==> flow/design.v <==
module part1(KEY, SW, HEX0, HEX1);
	input[0:0] KEY;
	input[1:0] SW;
	output[6:0] HEX0, HEX1;
	wire[7:0] q;
	wire w1, w2, w3, w4, w5, w6, w7;
	assign clock = KEY[0];
	assign enable = SW[1];
	assign clear = SW[0];
	assign w1 = enable & q[0];
	assign w2 = w1 & q[1];
	assign w3 = w2 & q[2];
	assign w4 = w3 & q[3];
	assign w5 = w4 & q[4];
	assign w6 = w5 & q[5];
	assign w7 = w6 & q[6];
	T_ff one(enable, clock, clear, q[0]);
	T_ff two(w1, clock, clear, q[1]);
	T_ff three(w2, clock, clear, q[2]);
	T_ff four(w3, clock, clear, q[3]);
	T_ff five(w4, clock, clear, q[4]);
	T_ff six(w5, clock, clear, q[5]);
	T_ff seven(w6, clock, clear, q[6]);
	T_ff eight(w7, clock, clear, q[7]);
	hexto7segment H0(q[3:0],HEX0);
	hexto7segment H1(q[7:4],HEX1);
endmodule
module T_ff(w, clk, rst, q);
	input w, clk, rst;
	output q;
	reg f;
	always@(posedge clk or negedge rst)
	begin
		if(~rst)
		begin
			f <= 0;
		end
		else if(w)
		begin
			f <= ~f;
		end
	end
	assign q = f;
endmodule
module hexto7segment(x,y);
	input[3:0] x;
	output[6:0] y;
	reg[6:0] h;
	always @(*)
	begin
		case (x)
		4'b0000 : h = 7'b1000000;
		4'b0001 : h = 7'b1111001;
		4'b0010 : h = 7'b0100100; 
		4'b0011 : h = 7'b0110000;
		4'b0100 : h = 7'b0011001;
		4'b0101 : h = 7'b0010010;  
		4'b0110 : h = 7'b0000010;
		4'b0111 : h = 7'b1111000;
		4'b1000 : h = 7'b0000000;
		4'b1001 : h = 7'b0010000;
		4'b1010 : h = 7'b0001000; 
		4'b1011 : h = 7'b0000011;
		4'b1100 : h = 7'b1000110;
		4'b1101 : h = 7'b0100001;
		4'b1110 : h = 7'b0000110;
		4'b1111 : h = 7'b0001110;
		endcase
	end
	assign y = h;
endmodule 
# --- Reports on part1 ---
# The steps from the RTL of part1 to its reports follow in flow order.
# Line numbers count from 1 in the design file above.
# Cell names lack the library's common part.
inputs:
  top: "part1"
  clk_port: "KEY"
  cell_library: "sky130hd"
  pvt_corner: "tt_025C_1v80"

# --- After elaboration ---
# Source: Yosys, flattened and elaborated, memories not mapped. Widths are those after wreduce; folded enables and synchronous resets count as part of the registers. Registers that Yosys merges into a memory's read port (data or address) are not register bits. Print and check cells do not count. Equal cells are merged and count once.
# Memory sizes are those after Yosys's memory passes, which may raise the word count (mostly to a power of two), join words into wider ones and drop unused or constant bits.
op_classes:
  bitwise: 15
op_table:
  columns: ["op", "count"]
  rows:
  - ["1-bit inverter", 8]
  - ["1-bit AND", 7]
bits:
  ff_bits: 8
  romBits: 224
  mem_count: 2
  input_bits: 3
  out_inout_bits: 14
  word_cells: 25
mem_list:
  columns: ["memory", "words", "word_bits", "read_ports", "write_ports", "line_no", "rtl"]
  rows:
  - ["(name not given)", 16, 7, 1, 0, 51, "case (x)"]
  - ["(name not given)", 16, 7, 1, 0, 51, null]

# --- Longest topological paths ---
# Longest topological path by Yosys (ltp), each cell counted once; first at word level (registers and memories cut), then after technology mapping (sequential cells cut; the memories' decode and read muxes count).
depth:
  ltp_word: 7
  abc_area: 0
  depth_mapped: 6
  ltp_nobuf: 5

# --- After synthesis ---
# Yosys stat after the flow's synthesis: flattened, memories mapped to cells. It holds for the ABC_AREA given above (unset counts as 0); a run with the other value may have another netlist.
# The area totals of this step are shown rounded.
types:
  columns: ["type", "count", "area_total_um2"]
  rows:
  - ["dfrtp_1", 8, 200.192]
  - ["ha_1", 12, 150.144]
  - ["mux2i_1", 6, 60.058]
  - ["xnor2_1", 6, 52.55]
  - ["o21ai_0", 7, 35.034]
  - ["nand2_1", 7, 26.275]
  - ["buf_4", 3, 22.522]
  - ["mux4_2", 1, 22.522]
  - ["a21oi_1", 4, 20.019]
  - ["buf_2", 4, 20.019]
  - ["nand3_1", 4, 20.019]
  - ["inv_1", 5, 18.768]
  - ["nor2_1", 5, 18.768]
  - ["nor2b_1", 3, 18.768]
  - ["a22o_1", 2, 17.517]
  - ["xor2_1", 2, 17.517]
  - ["o21a_1", 2, 15.014]
  - ["mux2_2", 1, 11.261]
# Other cell types: 10; their cells: 10.
mapped:
  cells: 92
  mapped_area_um2: 823
  seqArea_um2: 200
  ff_cells: 8
  n_buf: 7
# The figures by module come from a second, unflattened synthesis with its own total; it is not the netlist above.
unflattened:
  hier_cells: 98
  area_unflattened_um2: 835
# Each row is one instance without its submodules.
modules:
  columns: ["module", "instances", "n_cells", "area_um2"]
  rows:
  - ["hexto7segment", 2, 35, 248]
  - ["T_ff", 8, 2, 33.8]
  - ["part1", 1, 12, 68.8]

# --- Worst setup path after synthesis ---
# Source: OpenSTA report_checks on the synthesized netlist (no wires, ideal clock, input and output delay 20% of the period each), path of least setup slack; recovery checks are left aside. Register names are those of the netlist, which keeps one name where synthesis merged equal registers.
synth_path:
  kind: "reg2out"
  start: "register five.f"
  end: "output port HEX1[3]"
  clock_period_ns: 2.15
  launch_ns: 0.000
  t_arrival_ns: 1.372
  slack_ns: 0.348
  delay_ns: 1.372
  path_stages: 5
  n_path_buf: 0
  period_less_setup_slack_ns: 1.802
# "delay_ns" is the arrival time less input delay plus setup time.
# A path that ends at an output port has no setup time.
# "path_stages": output pins that drive a net of the path, with the launching flip-flop's if there is one; two outputs of one cell count as two.
# "period_less_setup_slack_ns" = period - worst setup slack (recovery checks aside). The figure is calculated, with input and output delays left at 20% of the set period.
# Between the ends stands the longest chain of elaborated cells between them, by number of cells; it is not shown to be the way that was timed. Of several equally long chains one is given.
# Each line given opens the expression or statement behind the cell; cells for indexed reads and writes are added by Yosys, which also makes memories of some case tables.
# A memory read counts as a cell of the chain, while the word-level depth stops at memories.
synth_via:
  cell_sequence: "dfrtp_1 -> inv_1 -> ha_1 -> inv_1 -> mux4_2"
  elab_chain_cells: 1
  cone_cells: 1
  cone_lines: 1
  classes_between: "memory: 1"
synth_rtl:
  columns: ["element", "line_no", "rtl"]
  rows:
  - ["from (decl)", 31, "reg f;"]
  - ["from (assign)", 36, "f <= 0;"]
  - ["from (assign)", 40, "f <= ~f;"]
  - ["memory 16 x 7 bit", 51, "case (x)"]
  - ["to (decl)", 4, "output[6:0] HEX0, HEX1;"]

# --- Timing after layout ---
# From the final timing report of run 2: the path of least setup slack in the routed layout; clock arrival at registers is part of the times.
layout_path:
  kind: "reg2out"
  start: "register five.f"
  end: "output port HEX1[3]"
  clock_period_ns: 1.29
  launch_ns: 0.26
  t_arrival_ns: 1.62
  slack_ns: -0.59
  path_stages: 5
  n_path_buf: 2
# Between the ends stands the longest chain of elaborated cells between them, by number of cells; it is not shown to be the way that was timed. Of several equally long chains one is given.
# A memory read counts as a cell of the chain, while the word-level depth stops at memories.
layout_via:
  cell_sequence: "dfrtp_2 -> buf_4 -> ha_4 -> mux4_2 -> buf_2"
  elab_chain_cells: 1
  cone_cells: 1
  cone_lines: 1
  classes_between: "memory: 1"
layout_rtl:
  columns: ["element", "line_no", "rtl"]
  rows:
  - ["from (decl)", 31, "reg f;"]
  - ["from (assign)", 36, "f <= 0;"]
  - ["from (assign)", 40, "f <= ~f;"]
  - ["memory 16 x 7 bit", 51, "case (x)"]
  - ["to (decl)", 4, "output[6:0] HEX0, HEX1;"]

Subject: part1 on sky130hd, stored results

Hello all,

2 stored runs of part1 in the flow (synthesis by Yosys, layout by OpenROAD, sky130hd cells), in arbitrary order. Constraints: input delay and output delay 20% of the set period each, output load 0.01 pF.
By "worst_path_ns" is meant the share of the clock period that the worst setup path is allowed (20% is reserved at inputs, 20% at outputs), minus its slack. Clock arrival times at its registers enter into it.
The results are shown rounded.

--- run 1 ---
==> flow/run.sh <==
#!/bin/bash
# the make line also repeats the synthesis and layout settings of config.mk as NAME=value (left out here)
make -C /OpenROAD-flow-scripts/flow DESIGN_CONFIG=/design/flow/config.mk WORK_HOME=/design/flow/orfs CLKGATE_MAP_FILE= finish
==> flow/config.mk <==
export PLATFORM = sky130hd
export DESIGN_NAME = part1
export DESIGN_NICKNAME = part1
export VERILOG_FILES = /design/flow/design.v
export SDC_FILE = /design/flow/constraint.sdc
export NUM_CORES = 4
export LEC_CHECK = 0
export CAP_MARGIN = 20
export CORE_MARGIN = 2
export CORE_UTILIZATION = 72
export SLEW_MARGIN = 20
==> flow/constraint.sdc <==
create_clock -name core_clock -period 2.14 [get_ports {KEY}]
set_input_delay 0.4280 -clock core_clock [delete_from_list [all_inputs] [get_ports {KEY}]]
set_output_delay 0.4280 -clock core_clock [all_outputs]
set_load 0.01 [all_outputs]

==> results, as YAML <==
outcome: "incomplete, placement halted on DPL-0033"

--- run 2 ---
==> flow/run.sh <==
#!/bin/bash
# the make line also repeats the synthesis and layout settings of config.mk as NAME=value (left out here)
make -C /OpenROAD-flow-scripts/flow DESIGN_CONFIG=/design/flow/config.mk WORK_HOME=/design/flow/orfs CLKGATE_MAP_FILE= finish
==> flow/config.mk <==
export PLATFORM = sky130hd
export DESIGN_NAME = part1
export DESIGN_NICKNAME = part1
export VERILOG_FILES = /design/flow/design.v
export SDC_FILE = /design/flow/constraint.sdc
export NUM_CORES = 4
export LEC_CHECK = 0
export CAP_MARGIN = 30
export CELL_PAD_IN_SITES_GLOBAL_PLACEMENT = 1
export CORE_MARGIN = 2
export CORE_UTILIZATION = 23
export MAX_ROUTING_LAYER = met5
export PLACE_DENSITY_LB_ADDON = 0.05
export SLEW_MARGIN = 20
==> flow/constraint.sdc <==
create_clock -name core_clock -period 1.29 [get_ports {KEY}]
set_input_delay 0.2580 -clock core_clock [delete_from_list [all_inputs] [get_ports {KEY}]]
set_output_delay 0.2580 -clock core_clock [all_outputs]
set_load 0.01 [all_outputs]

==> results, as YAML <==
results:
  dieArea_um2: 4070
  worst_setup_slack_ns: -0.588
  worst_path_ns: 1.62
  worstPathKind: "reg2out"
  synth_area_um2: 823
  tns_setup_ns: -6.42
  finalCellArea_um2: 1600

Thanks
