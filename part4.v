==> flow/design.v <==
module part4(CLOCK_50, HEX0, HEX1, HEX2, HEX3);
	input CLOCK_50;
	output[6:0] HEX0, HEX1, HEX2, HEX3;
	reg[25:0] counter;
	reg[1:0] cycle;
	wire[1:0] w0, w1, w2, w3;
	parameter P = 2'b00, A = 2'b01, S = 2'b10;
	always@(posedge CLOCK_50)
	begin
		counter = counter + 1;
		if(counter == 50000000)
		begin
			cycle = cycle + 1;
			counter = 0;
		end
	end
	mux_2bit_4to1 u0(P, S, S, A, cycle, w0);	
	mux_2bit_4to1 u1(A, P, S, S, cycle, w1);
	mux_2bit_4to1 u2(S, A, P, S, cycle, w2);
	mux_2bit_4to1 u3(S, S, A, P, cycle, w3);
	char_7seg c0(w0, HEX3);
	char_7seg c1(w1, HEX2);
	char_7seg c2(w2, HEX1);
	char_7seg c3(w3, HEX0);
endmodule
module mux_2bit_4to1(A,B,C,D,S,M);
	input[1:0] A, B, C, D, S;
	output[1:0] M;
	wire[1:0] X, Y;
	mux_2bit_2to1 m0(A,B,S[0],X);
	mux_2bit_2to1 m1(C,D,S[0],Y);
	mux_2bit_2to1 m2(X,Y,S[1],M);
endmodule
module mux_2bit_2to1(X,Y,s,M);
   input[1:0] X,Y;
   input s;
   output [1:0] M;
   assign M = ({2{~s}} & X) | ({2{s}} & Y);
endmodule
module char_7seg(C, Display);
	input[1:0] C;
	output[6:0] Display;
	assign Display[1] = C[1]&~C[0];
	assign Display[2] = ~C[1]&~C[0];
	assign Display[3] = ~C[1]&~C[0] | ~C[1]&C[0];
	assign Display[4] = C[1]&~C[0];
endmodule 
# --- Step by step through the tools: part4 ---
# The steps from the RTL of part4 to its reports follow in flow order.
# Lines are those of the file above, counted from 1.
# Operators carry their Yosys type and port widths (W data, S select, Z words).
setup:
  top: "part4"
  clk_port: "CLOCK_50"
  cell_library: "sky130hd"
  corner: "tt_025C_1v80"

# --- Elaborated design ---
# Counts by Yosys on the flattened word-level netlist (proc, flatten, opt, wreduce; memories kept). Register bits leave out memories and registers merged into their read ports (data or address); mux counts leave out enables and synchronous resets folded into registers. Print and check cells are left out. Cells with the same type and inputs are merged into one.
bits:
  ff_bits: 28
  out_inout_bits: 28
  word_cells: 45
op_classes:
  add_sub_neg: 2
  equal: 1
  n_logic: 40
op_table:
  columns: ["cell", "count"]
  rows:
  - ["$add A26 B1 Y26 const B", 1]
  - ["$eq A26 B26 Y1 const B", 1]
  - ["$and A1 B1 Y1", 12]
  - ["$and A2 B2 Y2", 6]
  - ["$not A1 Y1", 10]
  - ["$or A2 B2 Y2", 5]
  - ["$or A1 B1 Y1", 4]
  - ["$and A2 B1 Y2", 2]
  - ["$add A2 B1 Y2 const B", 1]
  - ["$or A2 B1 Y2", 1]

# --- Logic depth ---
# Longest topological path by Yosys (ltp), each cell counted once; first at word level (registers and memories cut), then after technology mapping (sequential cells cut; the memories' decode and read muxes count).
logic_depth:
  word_depth: 7
  abc_area: 0
  depth_mapped: 9
  ltp_nobuf: 7

# --- After synthesis ---
# Yosys stat after the flow's synthesis: flattened, memories mapped to cells. It holds for the ABC_AREA given above (unset counts as 0); a run with the other value may have another netlist.
# Totals and module areas in this step are rounded.
synth_totals:
  cells: 191
  area_mm2: 0.00178
  ffs: 28
  buffers: 24
types:
  columns: ["cell_type", "count", "area_total_um2"]
  rows:
  - ["sky130_fd_sc_hd__dfxtp_1", 26, 520.499]
  - ["sky130_fd_sc_hd__buf_4", 18, 135.13]
  - ["sky130_fd_sc_hd__xor2_1", 14, 122.618]
  - ["sky130_fd_sc_hd__a21oi_2", 11, 96.342]
  - ["sky130_fd_sc_hd__xnor2_1", 9, 78.826]
  - ["sky130_fd_sc_hd__ha_1", 6, 75.072]
  - ["sky130_fd_sc_hd__nand4_1", 10, 62.56]
  - ["sky130_fd_sc_hd__edfxtp_1", 2, 60.058]
  - ["sky130_fd_sc_hd__nand3_1", 10, 50.048]
  - ["sky130_fd_sc_hd__nor4_4", 2, 42.541]
  - ["sky130_fd_sc_hd__nand2_1", 11, 41.29]
  - ["sky130_fd_sc_hd__and3_1", 6, 37.536]
  - ["sky130_fd_sc_hd__buf_6", 3, 33.782]
  - ["sky130_fd_sc_hd__nor2_1", 9, 33.782]
  - ["sky130_fd_sc_hd__inv_1", 7, 26.275]
  - ["sky130_fd_sc_hd__nor3_1", 5, 25.024]
  - ["sky130_fd_sc_hd__nor4_2", 2, 25.024]
  - ["sky130_fd_sc_hd__a21boi_0", 3, 22.522]
# Not listed: further types 30, cells in them 37.
# The figures by module come from a second, unflattened synthesis with its own total; it is not the netlist above.
unflattened:
  hier_cells: 241
  area_unflattened_mm2: 0.0022
# Each row is one instance without its submodules.
modules:
  columns: ["module", "instances", "n_cells", "area_mm2", "mod_seq_area_mm2"]
  rows:
  - ["part4", 1, 185, 0.00173, 0.000581]
  - ["mux_2bit_2to1", 12, 2, 0.0000225, 0]
  - ["char_7seg", 4, 8, 0.00005, 0]
  - ["mux_2bit_4to1", 4, 0, 0, 0]

# --- Timing after synthesis ---
# OpenSTA on the mapped netlist: ideal clock, no wires. The path of least setup slack (recovery checks aside). Input and output delay are each 20% of the period. Register names are those of the netlist, which keeps one name where synthesis merged equal registers.
synth_path:
  path_type: "flip-flop to flip-flop"
  from: "register counter[0]"
  to: "register cycle[0]"
  clock_period_ps: 4150
  arrival_time_ps: 2007
  t_required_ps: 3852
  setup_slack_ps: 1845
  delay_ps: 2305
  path_stages: 9
  synth_period_reached_ps: 2305
# "delay_ps" is the arrival time less input delay plus setup time.
# "path_stages": output pins that drive a net of the path, with the launching flip-flop's if there is one; two outputs of one cell count as two.
# "synth_period_reached_ps" = period - worst setup slack (recovery checks aside). The figure is calculated, with input and output delays left at 20% of the set period.
# The rows between start and end are the longest chain of elaborated cells between them; the timing report does not say that the signal goes this way. Where chains are equally long, one stands for them.
# A line is the first line of the expression or statement that the cell stems from. Yosys adds cells for indexed reads and writes and turns some case tables into memories.
synth_between:
  path_cell_list: "sky130_fd_sc_hd__dfxtp_1 sky130_fd_sc_hd__ha_1 sky130_fd_sc_hd__clkbuf_1 sky130_fd_sc_hd__inv_1 sky130_fd_sc_hd__or3_1 sky130_fd_sc_hd__mux2i_1 sky130_fd_sc_hd__a21oi_1 sky130_fd_sc_hd__nor4b_1 sky130_fd_sc_hd__and3_1"
  elab_chain_len: 2
  cells_between: 2
synth_rtl:
  columns: ["element", "line_no", "source"]
  rows:
  - ["start: declaration", 4, "reg[25:0] counter;"]
  - ["start: assignment", 10, "counter = counter + 1;"]
  - ["start: assignment", 14, "counter = 0;"]
  - ["$add A26 B1 Y26", 10, null]
  - ["$eq A26 B26 Y1", 11, "if(counter == 50000000)"]
  - ["end: assignment", 13, "cycle = cycle + 1;"]
  - ["end: declaration", 5, "reg[1:0] cycle;"]

# --- Worst path after layout ---
# From the final timing report of run 1: the path of least setup slack in the routed layout; clock arrival at registers is part of the times.
# The path's times are printed in steps of 10 ps; the period is the one set.
layout_path:
  path_type: "flip-flop to flip-flop"
  from: "register counter[0]"
  to: "register cycle[1]"
  clock_period_ps: 2750
  arrival_time_ps: 2450
  t_required_ps: 2790
  setup_slack_ps: 340
  path_stages: 8
# The rows between start and end are the longest chain of elaborated cells between them; the timing report does not say that the signal goes this way. Where chains are equally long, one stands for them.
layout_between:
  path_cell_list: "sky130_fd_sc_hd__dfxtp_1 sky130_fd_sc_hd__ha_1 sky130_fd_sc_hd__inv_1 sky130_fd_sc_hd__or3_1 sky130_fd_sc_hd__mux2i_1 sky130_fd_sc_hd__a21oi_1 sky130_fd_sc_hd__nor4b_1 sky130_fd_sc_hd__and3_1"
  elab_chain_len: 2
  cells_between: 2
layout_rtl:
  columns: ["element", "line_no", "source"]
  rows:
  - ["start: declaration", 4, "reg[25:0] counter;"]
  - ["start: assignment", 10, "counter = counter + 1;"]
  - ["start: assignment", 14, "counter = 0;"]
  - ["$add A26 B1 Y26", 10, null]
  - ["$eq A26 B26 Y1", 11, "if(counter == 50000000)"]
  - ["end: assignment", 13, "cycle = cycle + 1;"]
  - ["end: declaration", 5, "reg[1:0] cycle;"]

Appendix: measured runs

Measured data: module part4, platform sky130hd, 2 stored runs of the flow under differing settings, order arbitrary. Input and output delays are each 20% of the period that was set; the output load is 0.01 pF.
"achieved_period_ps" is the run's clock period less its worst setup slack. It is reckoned from that one timing run; input and output delays stay at 20% of the period that was set.
"worst_path_time_ps" means the part of the period allowed to the worst setup path (the constraints hold back 20% at inputs and 20% at outputs) less its slack; where the path has registers, the arrival times of their clocks count too.
"final_power_w" is the tool's figure for a default switching activity; nothing was simulated.
"worst_path_time_ps" is given in steps of 10 ps.
Values from the reports are rounded here.

--- run 1 ---
==> flow/run.sh <==
#!/bin/bash
# the make line also repeats the synthesis and layout settings of config.mk as NAME=value (left out here)
make -C /OpenROAD-flow-scripts/flow DESIGN_CONFIG=/design/flow/config.mk WORK_HOME=/design/flow/orfs CLKGATE_MAP_FILE= finish
==> flow/config.mk <==
export PLATFORM = sky130hd
export DESIGN_NAME = part4
export DESIGN_NICKNAME = part4
export VERILOG_FILES = /design/flow/design.v
export SDC_FILE = /design/flow/constraint.sdc
export NUM_CORES = 4
export LEC_CHECK = 0
export CAP_MARGIN = 20
export CORE_MARGIN = 2
export CORE_UTILIZATION = 62
export SLEW_MARGIN = 20
==> flow/constraint.sdc <==
create_clock -name core_clock -period 2.75 [get_ports {CLOCK_50}]
set_input_delay 0.5500 -clock core_clock [delete_from_list [all_inputs] [get_ports {CLOCK_50}]]
set_output_delay 0.5500 -clock core_clock [all_outputs]
set_load 0.01 [all_outputs]

==> results, as YAML <==
results:
  synth_area_mm2: 0.00178
  design.die.area_mm2: 0.00331
  finish.stdcell_area_mm2: 0.00188
  final_util_frac: 0.689
  setup_ws_ps: 342
  setupTns_ps: 0
  worst_hold_slack_ps: 491
  final_power_w: 0.000575
  achieved_period_ps: 2408
  worst_path_time_ps: 2410
  path_kind: "flip-flop to flip-flop"

--- run 2 ---
==> flow/run.sh <==
#!/bin/bash
# the make line also repeats the synthesis and layout settings of config.mk as NAME=value (left out here)
make -C /OpenROAD-flow-scripts/flow DESIGN_CONFIG=/design/flow/config.mk WORK_HOME=/design/flow/orfs CLKGATE_MAP_FILE= finish
==> flow/config.mk <==
export PLATFORM = sky130hd
export DESIGN_NAME = part4
export DESIGN_NICKNAME = part4
export VERILOG_FILES = /design/flow/design.v
export SDC_FILE = /design/flow/constraint.sdc
export NUM_CORES = 4
export LEC_CHECK = 0
export ABC_AREA = 0
export CAP_MARGIN = 0
export CORE_ASPECT_RATIO = 1.08
export CORE_MARGIN = 2
export CORE_UTILIZATION = 58
export GPL_ROUTABILITY_DRIVEN = 0
export PLACE_DENSITY = 0.44
export SLEW_MARGIN = 20
==> flow/constraint.sdc <==
create_clock -name core_clock -period 3.99 [get_ports {CLOCK_50}]
set_input_delay 0.7980 -clock core_clock [delete_from_list [all_inputs] [get_ports {CLOCK_50}]]
set_output_delay 0.7980 -clock core_clock [all_outputs]
set_load 0.01 [all_outputs]

==> results, as YAML <==
results:
  synth_area_mm2: 0.00178
  design.die.area_mm2: 0.00353
  finish.stdcell_area_mm2: 0.00187
  final_util_frac: 0.651
  setup_ws_ps: 1170
  setupTns_ps: 0
  worst_hold_slack_ps: 491
  final_power_w: 0.000406
  achieved_period_ps: 2819
  worst_path_time_ps: 2820
  path_kind: "flip-flop to flip-flop"
